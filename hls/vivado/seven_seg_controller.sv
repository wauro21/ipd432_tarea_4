==> flow/design.v <==
module seven_seg_controller
#(parameter
  CLK_FREQUENCY = 'd100_000_000
)
(
  input   logic         clk,
  input   logic         resetN,
  input   logic [31:0]  data,
  output  logic [6:0]   cat_out,
  output  logic [7:0]   an_out
);
  logic [7:0]   segment_state;
  logic [31:0]  segment_counter;
  logic [3:0]   routed_vals;
  logic [6:0]   led_out;
  assign an_out = ~segment_state;
  localparam FRAME_CLK = (CLK_FREQUENCY >> 10) == 0 ? 1 : CLK_FREQUENCY >> 10;
  always_comb begin
    case(segment_state)
      8'b0000_0001: routed_vals = data[3:0];
      8'b0000_0010: routed_vals = data[7:4];
      8'b0000_0100: routed_vals = data[11:8];
      8'b0000_1000: routed_vals = data[15:12];
      8'b0001_0000: routed_vals = data[19:16];
      8'b0010_0000: routed_vals = data[23:20];
      8'b0100_0000: routed_vals = data[27:24];
      8'b1000_0000: routed_vals = data[31:28];
      default:      routed_vals = data[3:0];       
    endcase
  end
  binary_to_seven_seg my_converter (.val_in(routed_vals), .led_out(cat_out));
  always_ff @(posedge clk)begin
    if (~resetN) begin
      segment_state <= 8'b0000_0001;
      segment_counter <= 32'b0;
    end 
    else begin
      if (segment_counter >= FRAME_CLK) begin
        segment_counter <= 32'd0;
        segment_state <= {segment_state[6:0], segment_state[7]};
      end 
      else begin
        segment_counter <= segment_counter + 1;
      end
    end
  end
endmodule  
module binary_to_seven_seg
(
  input   logic [3:0] val_in,
  output  logic [6:0] led_out
);
  always_comb begin
    case (val_in)
      4'd0: led_out = 7'b1000000;
      4'd1: led_out = 7'b1111001;
      4'd2: led_out = 7'b0100100;
      4'd3: led_out = 7'b0110000;
      4'd4: led_out = 7'b0011001;
      4'd5: led_out = 7'b0010010;
      4'd6: led_out = 7'b0000010;
      4'd7: led_out = 7'b1111000;
      4'd8: led_out = 7'b0000000;
      4'd9: led_out = 7'b0010000;
      'hA:  led_out = 7'b0001000;  
      'hB:  led_out = 7'b0001100;  
      'hC:  led_out = 7'b1111111;
      'hD:  led_out = 7'b0001001;  
      'hE:  led_out = 7'b1000111;  
      'hF:  led_out = 7'b0001000;  
      default: led_out = 7'b0000000;  
    endcase    
  end
endmodule
* From RTL to reports: seven_seg_controller
The steps from the RTL of seven_seg_controller to its reports follow in flow order.
Lines are those of the file above, counted from 1.
Operators: Yosys type, input widths -> output width; for muxes data width and select width s.
Cell names lack the library's common part.
The mark -- stands for no value.
- Top :: seven_seg_controller
- Clock :: clk
- Cell library :: sky130hd
- Timing corner :: tt_025C_1v80

* After elaboration
Counts by Yosys on the flattened word-level netlist (proc, flatten, opt, wreduce; memories kept). Register bits leave out memories and registers merged into their read ports (data or address); mux counts leave out enables and synchronous resets folded into registers. Print and check cells are left out. Cells with the same type and inputs are merged into one.
Yosys's memory passes give these memory sizes; they may raise the number of words (mostly to a power of two), join words into wider ones and drop unused or constant bits.
- Register bits :: 40
- Bits in read-only memories :: 112
- Memories :: 1
- Input port bits :: 34
- Output and inout port bits :: 15
- Word-level cells :: 16
** Memory list
- (no name shown) :: words 16, width 7, rd ports 1, write ports 0, line 54 : case (val_in)
- Add/sub/neg operators :: 1
- Order comparisons :: 1
- Equality and inequality tests :: 7
- Multiplexer cells :: 1
- Bitwise gates (word level) :: 2
- Reductions and logical operators :: 1
** Operators by type and width (count)
- $add 32x1->32 const B :: 1
- $ge 32x17->1 const B :: 1
- $pmux 4 s7 :: 1
- $eq 8x2->1 const B :: 1
- $eq 8x3->1 const B :: 1
- $eq 8x4->1 const B :: 1
- $eq 8x5->1 const B :: 1
- $eq 8x6->1 const B :: 1
- $eq 8x7->1 const B :: 1
- $eq 8x8->1 const B :: 1
- $not 8->8 :: 1
- $reduce_or 2->1 :: 1
- $not 1->1 :: 1

* Longest topological paths
Yosys ltp: most cells in a row. Word level: on the elaborated netlist, between registers, memories and ports. Mapped: between sequential cells and ports; inverters and the memories' decode and read muxes count.
- Word-level depth :: 2
- ABC_AREA :: 0
- Gate-level depth with buffers :: 11
- Mapped depth without buffers :: 10

* Mapped cells and area
The flow's flattened synthesis, as Yosys stat reports it; memories are mapped. The netlist is that of the ABC_AREA named above (0 if unset); the other value can give another one.
- Standard cells after synthesis :: 241
- Synthesis area :: 2033.2 um^2
- Area of sequential cells :: 800.8 um^2
- Mapped flip-flops :: 40
- Buffer cells :: 6
** Cell types (count)
- dfxtp_1 :: 40
- nor2_1 :: 35
- a22oi_1 :: 12
- ha_1 :: 7
- nand3_1 :: 17
- xor2_1 :: 9
- inv_1 :: 18
- nand2_1 :: 18
- xnor2_1 :: 5
- nor2b_1 :: 6
- o22ai_1 :: 6
- nor4_1 :: 5
- o31ai_1 :: 4
- mux2i_2 :: 2
- o21ai_0 :: 5
- mux2i_1 :: 2
- nor3_1 :: 4
- o32a_1 :: 2
Other cell types: 34; their cells: 44.
By module: a second synthesis without flattening, with its own total; a netlist apart from the flattened one above.
- Cell total of the unflattened synthesis :: 243
- Area (unflattened synthesis) :: 2105.8 um^2
Rows give one instance, submodules left out.
** Modules
- seven_seg_controller :: instances 1, cells 207, area 1858.0 um^2, sequential area 800.8 um^2
- binary_to_seven_seg :: instances 1, cells 36, area 247.7 um^2, sequential area 0.0 um^2

* Timing after synthesis
Source: OpenSTA report_checks on the synthesized netlist (no wires, ideal clock, input and output delay 20% of the period each), path of least setup slack; recovery checks are left aside. Register names are those of the netlist, which keeps one name where synthesis merged equal registers.
- Path kind :: input -> output
- From :: in data[9]
- To :: out cat_out[5]
- Clock period :: 4.52 ns
- Input delay :: 0.904 ns
- Launch time at the first pin :: 0.904 ns
- Arrival time :: 2.594 ns
- Required time :: 3.616 ns
- Slack :: 1.022 ns
- Path delay :: 1.690 ns
- Stages :: 8
- Synthesis period reached :: 3.498 ns
"path delay" = arrival - input delay + setup time.
A path that ends at an output port has no setup time.
"stages": output pins that drive a net of the path, with the launching flip-flop's if there is one; two outputs of one cell count as two.
"synthesis period reached" is the clock period less the worst setup slack; recovery checks do not enter. This is arithmetic on one report: input and output delays are still those of the set period (20% each).
The rows between start and end are the longest chain of elaborated cells between them; the timing report does not say that the signal goes this way. Where chains are equally long, one stands for them.
Each line given opens the expression or statement behind the cell; cells for indexed reads and writes are added by Yosys, which also makes memories of some case tables.
The chain passes a memory read, where the word-level depth is cut; so it can be longer than that depth.
- Path through :: a22oi_1 -> o22ai_1 -> a211oi_1 -> mux2_2 -> inv_1 -> ha_1 -> or2_2 -> a32o_1
- Cells in the longest elaborated chain :: 2
** RTL lines, path after synthesis
- start, declared :: line 8 : input   logic [31:0]  data,
- $pmux 4 s7 :: line 19 : case(segment_state)
- $mem_v2 16x7 :: line 54 : case (val_in)
- end, declared :: line 9 : output  logic [6:0]   cat_out,

* Path in the finished layout
Path of least setup slack in the final report of flow run B (OpenROAD, finished layout, wires in). Where an end is a register, its clock arrival counts in the times.
- Path kind :: register -> output
- From :: reg segment_state[6]
- To :: out cat_out[6]
- Clock period :: 2.37 ns
- Launch time at the first pin :: 0.28 ns
- Arrival time :: 2.65 ns
- Required time :: 1.90 ns
- Slack :: -0.75 ns
- Stages :: 13
The rows between start and end are the longest chain of elaborated cells between them; the timing report does not say that the signal goes this way. Where chains are equally long, one stands for them.
The chain passes a memory read, where the word-level depth is cut; so it can be longer than that depth.
- Path through :: dfxtp_4 -> nor2b_4 -> buf_4 -> a22oi_2 -> o22ai_2 -> a211o_1 -> mux2i_4 -> buf_6 -> ha_4 -> nor2_4 -> or3_4 -> o31ai_2 -> buf_2
- Cells in the longest elaborated chain :: 3
** RTL lines, path post-layout
- start, declared :: line 12 : logic [7:0]   segment_state;
- start, assigned :: line 34 : segment_state <= 8'b0000_0001;
- start, assigned :: line 40 : segment_state <= {segment_state[6:0], segment_state[7]};
- $eq 8x8->1 :: line 19 : case(segment_state)
- $pmux 4 s7 :: line 19
- $mem_v2 16x7 :: line 54 : case (val_in)
- end, declared :: line 9 : output  logic [6:0]   cat_out,

FLOW RESULTS
============

Measured data: module seven_seg_controller, platform sky130hd, 2 stored runs of the flow under differing settings, order arbitrary. Input and output delays are each 20% of the period that was set; the output load is 0.01 pF.
"period reached" means the clock period less the worst setup slack. The figure is calculated, with input and output delays left at 20% of the set period.
"time used up by the worst setup path" = time allowed to the worst setup path (clock period - input delay - output delay, where it has them) - its slack; a late launch clock adds to it, a late capture clock takes from it.
"power consumption" rests on the timing tool's default activity at the inputs, not on a simulated workload.

* Flow run A
** Files
==> flow/run.sh <==
#!/bin/bash
# the make line also repeats the synthesis and layout settings of config.mk as NAME=value (left out here)
make -C /OpenROAD-flow-scripts/flow DESIGN_CONFIG=/design/flow/config.mk WORK_HOME=/design/flow/orfs CLKGATE_MAP_FILE= finish
==> flow/config.mk <==
export PLATFORM = sky130hd
export DESIGN_NAME = seven_seg_controller
export DESIGN_NICKNAME = seven_seg_controller
export VERILOG_FILES = /design/flow/design.v
export SDC_FILE = /design/flow/constraint.sdc
export NUM_CORES = 4
export LEC_CHECK = 0
export CAP_MARGIN = 40
export CELL_PAD_IN_SITES_GLOBAL_PLACEMENT = 2
export CORE_ASPECT_RATIO = 1.49
export CORE_MARGIN = 2
export CORE_UTILIZATION = 53
export CTS_CLUSTER_DIAMETER = 347
export MAX_ROUTING_LAYER = met5
export PLACE_DENSITY = 0.86
export SETUP_SLACK_MARGIN = -0.01
export SLEW_MARGIN = 20
export TNS_END_PERCENT = 95
==> flow/constraint.sdc <==
create_clock -name core_clock -period 2.34 [get_ports {clk}]
set_input_delay 0.4680 -clock core_clock [delete_from_list [all_inputs] [get_ports {clk}]]
set_output_delay 0.4680 -clock core_clock [all_outputs]
set_load 0.01 [all_outputs]
** Results
Not finished: placement ended with error GPL-0301.

* Flow run B
** Files
==> flow/run.sh <==
#!/bin/bash
# the make line also repeats the synthesis and layout settings of config.mk as NAME=value (left out here)
make -C /OpenROAD-flow-scripts/flow DESIGN_CONFIG=/design/flow/config.mk WORK_HOME=/design/flow/orfs CLKGATE_MAP_FILE= finish
==> flow/config.mk <==
export PLATFORM = sky130hd
export DESIGN_NAME = seven_seg_controller
export DESIGN_NICKNAME = seven_seg_controller
export VERILOG_FILES = /design/flow/design.v
export SDC_FILE = /design/flow/constraint.sdc
export NUM_CORES = 4
export LEC_CHECK = 0
export CAP_MARGIN = 20
export CORE_MARGIN = 3
export CORE_UTILIZATION = 45
export CTS_CLUSTER_DIAMETER = 146
export GPL_ROUTABILITY_DRIVEN = 1
export MIN_ROUTING_LAYER = met1
export PLACE_DENSITY_LB_ADDON = 0.15
export SETUP_SLACK_MARGIN = -0.05
export SLEW_MARGIN = 25
export TNS_END_PERCENT = 30
==> flow/constraint.sdc <==
create_clock -name core_clock -period 2.37 [get_ports {clk}]
set_input_delay 0.4740 -clock core_clock [delete_from_list [all_inputs] [get_ports {clk}]]
set_output_delay 0.4740 -clock core_clock [all_outputs]
set_load 0.01 [all_outputs]
** Results
- Yosys chip area after synthesis :: 2033.2 um^2
- Full die area :: 5360.4 um^2
- Standard-cell area of the final layout :: 3358.2 um^2
- Final utilization :: 80.5 %
- Smallest setup slack :: -0.754 ns
- Final setup TNS :: -4.753 ns
- Worst hold slack after layout :: 0.470 ns
- Power consumption :: 1.661 mW
- Period reached :: 3.124 ns
- Time used up by the worst setup path :: 2.65 ns
- Critical path type :: register -> output
