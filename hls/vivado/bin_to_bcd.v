==> flow/design.v <==
module Binary_to_BCD
  #(parameter INPUT_WIDTH = 8,
    parameter DECIMAL_DIGITS = 2)
  (
   input                         i_Clock,
   input [INPUT_WIDTH-1:0]       i_Binary,
   input                         i_Start,
   output [DECIMAL_DIGITS*4-1:0] o_BCD,
   output                        o_DV
   );
  parameter s_IDLE              = 3'b000;
  parameter s_SHIFT             = 3'b001;
  parameter s_CHECK_SHIFT_INDEX = 3'b010;
  parameter s_ADD               = 3'b011;
  parameter s_CHECK_DIGIT_INDEX = 3'b100;
  parameter s_BCD_DONE          = 3'b101;
  reg [2:0] r_SM_Main = s_IDLE;
  reg [DECIMAL_DIGITS*4-1:0] r_BCD = 0;
  reg [INPUT_WIDTH-1:0]      r_Binary = 0;
  reg [DECIMAL_DIGITS-1:0]   r_Digit_Index = 0;
  reg [7:0]                  r_Loop_Count = 0;
  wire [3:0]                 w_BCD_Digit;
  reg                        r_DV = 1'b0;                       
  always @(posedge i_Clock)
    begin
      case (r_SM_Main) 
        s_IDLE :
          begin
            r_DV <= 1'b0;
            if (i_Start == 1'b1)
              begin
                r_Binary  <= i_Binary;
                r_SM_Main <= s_SHIFT;
                r_BCD     <= 0;
              end
            else
              r_SM_Main <= s_IDLE;
          end
        s_SHIFT :
          begin
            r_BCD     <= r_BCD << 1;
            r_BCD[0]  <= r_Binary[INPUT_WIDTH-1];
            r_Binary  <= r_Binary << 1;
            r_SM_Main <= s_CHECK_SHIFT_INDEX;
          end          
        s_CHECK_SHIFT_INDEX :
          begin
            if (r_Loop_Count == INPUT_WIDTH-1)
              begin
                r_Loop_Count <= 0;
                r_SM_Main    <= s_BCD_DONE;
              end
            else
              begin
                r_Loop_Count <= r_Loop_Count + 1;
                r_SM_Main    <= s_ADD;
              end
          end
        s_ADD :
          begin
            if (w_BCD_Digit > 4)
              begin                                     
                r_BCD[(r_Digit_Index*4)+:4] <= w_BCD_Digit + 3;  
              end
            r_SM_Main <= s_CHECK_DIGIT_INDEX; 
          end       
        s_CHECK_DIGIT_INDEX :
          begin
            if (r_Digit_Index == DECIMAL_DIGITS-1)
              begin
                r_Digit_Index <= 0;
                r_SM_Main     <= s_SHIFT;
              end
            else
              begin
                r_Digit_Index <= r_Digit_Index + 1;
                r_SM_Main     <= s_ADD;
              end
          end
        s_BCD_DONE :
          begin
            r_DV      <= 1'b1;
            r_SM_Main <= s_IDLE;
          end
        default :
          r_SM_Main <= s_IDLE;
      endcase
    end  
  assign w_BCD_Digit = r_BCD[r_Digit_Index*4 +: 4];
  assign o_BCD = r_BCD;
  assign o_DV  = r_DV;
endmodule  
From RTL to reports: Binary_to_BCD
What the tools print for Binary_to_BCD, step after step.
Line numbers count from 1 in the design file above.
Operators carry their Yosys type and port widths (W data, S select, Z words).
Library cell names are shortened.
A cell with - has no value.
- top module: Binary_to_BCD
- clock input: i_Clock
- standard-cell library: sky130hd
- library corner: tt_025C_1v80

Word-level counts
Yosys after proc, flatten, opt, wreduce and memory -nomap, before mapping. Memory bits, and registers merged into a memory's read port (data or address), are not among the register bits. Print and check cells are not counted. Equal cells are merged and count once.
- equal/unequal tests at 9
- noted shift operators: 3
- noted mux-type cells: 11
- noted bitwise logic cells: 3
- reduce/logical cells at 6
- order comparisons: 1
- add/subtract/negate cells: 4
- operators with widths (cell ; count):
    $shift A4 B33 Y8 ; 1
    $shift A4 B33 Y8 const A ; 1
    $neg A4 Y33 ; 1
    $mux W8 ; 3
    $pmux W7 S3 ; 1
    $pmux W8 S2 ; 1
    $pmux W3 S5 ; 1
    $add A8 B1 Y8 const B ; 1
    $eq A8 B3 Y1 const B ; 1
    $shiftx A8 B5 Y4 ; 1
    $and A8 B8 Y8 ; 1
    $or A8 B8 Y8 ; 1
    $not A8 Y8 ; 1
    $eq A3 B2 Y1 const B ; 2
    $eq A3 B3 Y1 const B ; 2
    $ne A2 B2 Y1 const B ; 2
    $reduce_bool A2 Y1 ; 2
    $add A4 B2 Y4 const B ; 1
    $gt A4 B3 Y1 const B ; 1
    $eq A3 B1 Y1 const B ; 1
    $logic_not A3 Y1 ; 1
    $reduce_and A3 Y1 ; 1
    $reduce_bool A3 Y1 ; 1
    $pmux W1 S3 ; 1
    $mux W3 ; 1
    $add A2 B1 Y2 const B ; 1
    $eq A2 B1 Y1 const B ; 1
    $reduce_and A2 Y1 ; 1
Other operator kinds: 3; their cells: 3.
- noted bits in registers: 30
- output and inout port bits at 9
- word-level cells: 43

Longest topological paths
Yosys ltp: most cells in a row. Word level: on the elaborated netlist, between registers, memories and ports. Mapped: between sequential cells and ports; inverters and the memories' decode and read muxes count.
- depth in word-level cells at 7
- noted ABC_AREA: 0
- noted depth in mapped cells: 7
- mapped depth without buffers: 6

After synthesis
Source: synth_stat.txt of the flow (Yosys; design flattened, memories mapped). It holds for the ABC_AREA given above (unset counts as 0); a run with the other value may have another netlist.
- cell types (cell ; count ; area in all (um2)):
    edfxtp_1 ; 27 ; 810.778
    mux2_2 ; 9 ; 101.347
    nor2_1 ; 17 ; 63.811
    dfxtp_1 ; 3 ; 60.058
    xnor2_1 ; 6 ; 52.55
    ha_1 ; 4 ; 50.048
    nor2b_1 ; 5 ; 31.28
    mux2i_1 ; 3 ; 30.029
    nor3_1 ; 6 ; 30.029
    a2111oi_4 ; 1 ; 27.526
    a21oi_1 ; 5 ; 25.024
    and3_1 ; 4 ; 25.024
    o22ai_1 ; 4 ; 25.024
    nand2_1 ; 6 ; 22.522
    nand3_1 ; 4 ; 20.019
    nor3_2 ; 2 ; 20.019
    o21ai_0 ; 4 ; 20.019
    inv_1 ; 5 ; 18.768
Not listed: further types 17, cells in them 24.
- mapped cells at 139
- flip-flops at 30
- chip area (Yosys) at 1611.5 um2

Path before layout
Source: OpenSTA report_checks on the synthesized netlist (no wires, ideal clock, input and output delay 20% of the period each), path of least setup slack; recovery checks are left aside. Register names are those of the netlist, which keeps one name where synthesis merged equal registers.
- kind: input-to-reg
- start point: in i_Start
- end point: reg r_BCD[0]
- driving pins on the path at 3
- launch time at the first pin: 520 ps
- clock period at 2600 ps
- slack: 728 ps
- input delay at 520 ps
- path buffers: 0
- delay of the path at 1352 ps
- arrival time: 1537 ps
- synthesis period reached at 1872 ps
"delay of the path" is the arrival time less input delay plus setup time.
"driving pins on the path": output pins that drive a net of the path, with the launching flip-flop's if there is one; two outputs of one cell count as two.
"synthesis period reached" is the clock period less the worst setup slack; recovery checks do not enter. This is arithmetic on one report: input and output delays are still those of the set period (20% each).
The rows between start and end are the longest chain of elaborated cells between them; the timing report does not say that the signal goes this way. Where chains are equally long, one stands for them.
Each line given opens the expression or statement behind the cell; cells for indexed reads and writes are added by Yosys, which also makes memories of some case tables.
A register here has more assigning lines than the two given.
Lines with a computed index may be missing from the assigning lines.
Only ways into the end's enable, where the timed path ends, are counted here.
- path through: nor2_1 -> nor3_1 -> nand2b_1
- noted cells in the longest elaborated chain: 2
- elaborated cells on any way between the ends at 2
- noted RTL lines with such cells: 0
- ends and longest elaborated chain, post-synthesis (what ; RTL line ; RTL):
    start, declared ; 7 ; input                         i_Start,
    $ne A2 B2 Y1 ; - ;
    $reduce_and A3 Y1 ; - ;
    end, assigned ; 41 ; r_BCD     <= r_BCD << 1;
    end, assigned ; 42 ; r_BCD[0]  <= r_Binary[INPUT_WIDTH-1];
    end, declared ; 18 ; reg [DECIMAL_DIGITS*4-1:0] r_BCD = 0;

Worst path after layout
Path of least setup slack in the final report of run 1 (OpenROAD, finished layout, wires in). Where an end is a register, its clock arrival counts in the times.
The path's times are printed in steps of 10 ps; the period is the one set.
- kind: reg-to-reg
- start point: reg r_Digit_Index[0]
- end point: reg r_BCD[1]
- driving pins on the path at 8
- slack: -510 ps
- arrival time: 1830 ps
- launch time at the first pin: 280 ps
- path buffers: 1
- clock period at 1200 ps
The rows between start and end are the longest chain of elaborated cells between them; the timing report does not say that the signal goes this way. Where chains are equally long, one stands for them.
Lines with a computed index may be missing from the assigning lines.
Ways into the end's enable are left out, as the timed path ends at the data pin.
- path through: edfxtp_1 -> buf_4 -> mux2_4 -> nand2_4 -> ha_4 -> nor3_2 -> mux2i_1 -> a211oi_2
- noted cells in the longest elaborated chain: 7
- elaborated cells on any way between the ends at 11
- noted RTL lines with such cells: 4
- ends and longest elaborated chain, after layout (what ; RTL line ; RTL):
    start, declared ; 20 ; reg [DECIMAL_DIGITS-1:0]   r_Digit_Index = 0;
    start, assigned ; 71 ; r_Digit_Index <= 0;
    start, assigned ; 76 ; r_Digit_Index <= r_Digit_Index + 1;
    $neg A4 Y33 ; 63 ; r_BCD[(r_Digit_Index*4)+:4] <= w_BCD_Digit + 3;
    $shift A4 B33 Y8 ; 63 ;
    $not A8 Y8 ; 63 ;
    $and A8 B8 Y8 ; 63 ;
    $or A8 B8 Y8 ; 63 ;
    $mux W8 ; 61 ; if (w_BCD_Digit > 4)
    $pmux W7 S3 ; 26 ; case (r_SM_Main)
    end, assigned ; 34 ; r_BCD     <= 0;
    end, assigned ; 41 ; r_BCD     <= r_BCD << 1;
    end, declared ; 18 ; reg [DECIMAL_DIGITS*4-1:0] r_BCD = 0;

Module Binary_to_BCD, platform sky130hd: 2 stored runs of the flow (Yosys, OpenROAD) with differing settings, in no particular order. Input and output delays are each 20% of the period that was set; the output load is 0.01 pF.
"critical setup path time" = time allowed to the worst setup path (clock period - input delay - output delay, where it has them) - its slack; a late launch clock adds to it, a late capture clock takes from it.
"power" rests on the timing tool's default activity at the inputs, not on a simulated workload.
"critical setup path time" is known to 10 ps.

Run 1

==> flow/run.sh <==
#!/bin/bash
# the make line also repeats the synthesis and layout settings of config.mk as NAME=value (left out here)
make -C /OpenROAD-flow-scripts/flow DESIGN_CONFIG=/design/flow/config.mk WORK_HOME=/design/flow/orfs CLKGATE_MAP_FILE= finish
==> flow/config.mk <==
export PLATFORM = sky130hd
export DESIGN_NAME = Binary_to_BCD
export DESIGN_NICKNAME = Binary_to_BCD
export VERILOG_FILES = /design/flow/design.v
export SDC_FILE = /design/flow/constraint.sdc
export NUM_CORES = 4
export LEC_CHECK = 0
export CAP_MARGIN = 10
export CELL_PAD_IN_SITES_DETAIL_PLACEMENT = 1
export CORE_MARGIN = 6
export CORE_UTILIZATION = 21
export CTS_CLUSTER_DIAMETER = 176
export GPL_ROUTABILITY_DRIVEN = 1
export MIN_ROUTING_LAYER = met2
export PLACE_DENSITY_LB_ADDON = 0.07
export SLEW_MARGIN = 5
export TNS_END_PERCENT = 10
==> flow/constraint.sdc <==
create_clock -name core_clock -period 1.2 [get_ports {i_Clock}]
set_input_delay 0.2400 -clock core_clock [delete_from_list [all_inputs] [get_ports {i_Clock}]]
set_output_delay 0.2400 -clock core_clock [all_outputs]
set_load 0.01 [all_outputs]

Measured in run 1:
- noted the netlist area reported by Yosys: 1611.5 um2
- die area at 9920.2 um2
- utilization in the final report at 0.342
- setup slack of the critical path at -509 ps
- power at 6749 µW
- critical setup path time at 1710 ps
- worst setup path type: reg-to-reg

Run 2

==> flow/run.sh <==
#!/bin/bash
# the make line also repeats the synthesis and layout settings of config.mk as NAME=value (left out here)
make -C /OpenROAD-flow-scripts/flow DESIGN_CONFIG=/design/flow/config.mk WORK_HOME=/design/flow/orfs CLKGATE_MAP_FILE= finish
==> flow/config.mk <==
export PLATFORM = sky130hd
export DESIGN_NAME = Binary_to_BCD
export DESIGN_NICKNAME = Binary_to_BCD
export VERILOG_FILES = /design/flow/design.v
export SDC_FILE = /design/flow/constraint.sdc
export NUM_CORES = 4
export LEC_CHECK = 0
export CAP_MARGIN = 35
export CELL_PAD_IN_SITES_DETAIL_PLACEMENT = 2
export CORE_ASPECT_RATIO = 1.93
export CORE_MARGIN = 2
export CORE_UTILIZATION = 17
export MIN_ROUTING_LAYER = met1
export PLACE_DENSITY = 0.38
export SETUP_SLACK_MARGIN = -0.11
export SLEW_MARGIN = 20
export TNS_END_PERCENT = 5
==> flow/constraint.sdc <==
create_clock -name core_clock -period 1.21 [get_ports {i_Clock}]
set_input_delay 0.2420 -clock core_clock [delete_from_list [all_inputs] [get_ports {i_Clock}]]
set_output_delay 0.2420 -clock core_clock [all_outputs]
set_load 0.01 [all_outputs]

Measured in run 2:
- noted the netlist area reported by Yosys: 1611.5 um2
- die area at 10317.1 um2
- utilization in the final report at 0.281
- setup slack of the critical path at -552 ps
- power at 7136 µW
- critical setup path time at 1760 ps
- worst setup path type: reg-to-reg
